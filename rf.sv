==> flow/design.v <==
module rf(clk,p0_addr,p1_addr,p0,p1,re0,re1,dst_addr,dst,we);
input clk;
input [3:0] p0_addr, p1_addr;			 
input re0,re1;							 
input [3:0] dst_addr;					 
input [15:0] dst;						 
input we;								 
output reg [15:0] p0,p1;  				 
integer indx;
reg [15:0]mem0[0:15];					 
reg [15:0]mem1[0:15];					 
logic [15:0] p0_tmp;
logic [15:0] p1_tmp;  
always @(negedge clk)
  if(we) begin
    mem0[dst_addr] <= dst;
    mem1[dst_addr] <= dst;
  end
always @(negedge clk)
  if (re0)
    p0_tmp <= mem0[p0_addr];
always @(negedge clk)
  if(re1)
    p1_tmp <= mem1[p1_addr];
assign p0 = (p0_addr == 4'h0) ? 16'b0 : ((re0 && we && (p0_addr == dst_addr)) ? dst : p0_tmp);
assign p1 = (p1_addr == 4'h0) ? 16'b0 : ((re1 && we && (p1_addr == dst_addr)) ? dst : p1_tmp);
endmodule
Tool chain data of rf
What the tools print for rf, step after step.
Lines are those of the file above, counted from 1.
Library cell names are shortened.
The mark - stands for no value.
- design top: rf
- clock port: clk
- cell library: sky130hd
- timing corner: tt_025C_1v80

After elaboration
Yosys after proc, flatten, opt, wreduce and memory -nomap, before mapping. Enables and synchronous resets that opt folds into registers are not counted as muxes. Memory bits, and registers merged into a memory's read port (data or address), are not among the register bits. Print and check cells are not counted. Equal cells are merged and count once.
Yosys's memory passes give these memory sizes; they may raise the number of words (mostly to a power of two), join words into wider ones and drop unused or constant bits.
- noted reductions and logical operators: 6
- divide/modulo/power cells at 0
- noted equality and inequality tests: 2
- noted $lt $le $gt $ge: 0
- add/sub/neg operators: 0
- multiply operators at 0
- bitwise operators: 0
- shift operators at 0
- muxes and demuxes: 7
- operators by type and width (cell ; number):
    2-to-1 mux 16 bit ; 5
    == test 4 bit ; 2
    zero test 4 bit ; 2
    logical AND 1 bit ; 4
    2-to-1 mux 4 bit ; 1
    2-to-1 mux 1 bit ; 1
- clocked read ports x word width at 32
- output and inout port bits: 32
- noted register bits: 0
- bits in latches: 0
- memory bits (writable) at 512
- memory cells at 2
- noted memory bits (read-only): 0
- memories (memory ; depth ; width ; read ports ; write ports ; RTL line ; text):
    mem0 ; 16 ; 16 ; 1 ; 1 ; 10 ; reg [15:0]mem0[0:15];
    mem1 ; 16 ; 16 ; 1 ; 1 ; 11 ; reg [15:0]mem1[0:15];

Longest topological paths
Longest topological path by Yosys (ltp), each cell counted once; first at word level (registers and memories cut), then after technology mapping (sequential cells cut; the memories' decode and read muxes count).
- word-level depth: 4
- ABC_AREA at 0
- noted gate-level depth with buffers: 7
- depth with buffers taken out at 4

After synthesis
Yosys stat after the flow's synthesis: flattened, memories mapped to cells. It holds for the ABC_AREA given above (unset counts as 0); a run with the other value may have another netlist.
The area totals of this step are shown rounded.
- flip-flop cells at 288
- cell count: 789
- sequential part of the area: 8650 um2
- chip area (Yosys) at 13700 um2
- cells by type (type ; number ; total area (um2)):
    edfxtp_1 ; 288 ; 8.65E+03
    mux4_2 ; 103 ; 2.32E+03
    mux2i_1 ; 57 ; 570.547
    a21oi_1 ; 55 ; 275.264
    a221oi_1 ; 25 ; 218.96
    nor2b_1 ; 22 ; 137.632
    buf_2 ; 25 ; 125.12
    o31ai_2 ; 10 ; 125.12
    a22oi_1 ; 16 ; 120.115
    o21ai_0 ; 24 ; 120.115
    a221o_1 ; 10 ; 100.096
    nand3_1 ; 20 ; 100.096
    nand4_1 ; 16 ; 100.096
    clkbuf_1 ; 25 ; 93.84
    buf_4 ; 10 ; 75.072
    a21o_1 ; 9 ; 67.565
    buf_6 ; 6 ; 67.565
    a211oi_1 ; 7 ; 52.55
Not listed: further types 21, cells in them 61.

# Flow runs of rf

Flow measurements of rf on sky130hd: 2 stored runs with different settings, listed in no order. Input and output delays are each 20% of the period that was set; the output load is 0.01 pF.
"total design power" is the tool's figure for a default switching activity; nothing was simulated.
Measured values are rounded.

Record 1
Settings were period_ns = 13.4; CAP_MARGIN = 20; CORE_MARGIN = 2; CORE_UTILIZATION = 40; SLEW_MARGIN = 20
- setup slack of the critical path at 1.84 ns
- noted the standard-cell area after layout: 17,200 um2
- chip area in the Yosys report at 13,700 um2
- post-route worst hold slack: 0.788 ns
- area of the die at 35,800 um2
- total design power: 2,620 uW

Record 2
Settings were period_ns = 9.71; CORE_UTILIZATION = 45; SETUP_SLACK_MARGIN = 0.26; HOLD_SLACK_MARGIN = -0.05; CORE_MARGIN = 6; GPL_ROUTABILITY_DRIVEN = 1; CAP_MARGIN = 10; MIN_ROUTING_LAYER = met1; SLEW_MARGIN = 20
- setup slack of the critical path at 0.843 ns
- area of the die at 34,800 um2
- total design power: 3,420 uW
- noted the standard-cell area after layout: 17,000 um2
- chip area in the Yosys report at 13,700 um2
- post-route worst hold slack: 0.793 ns
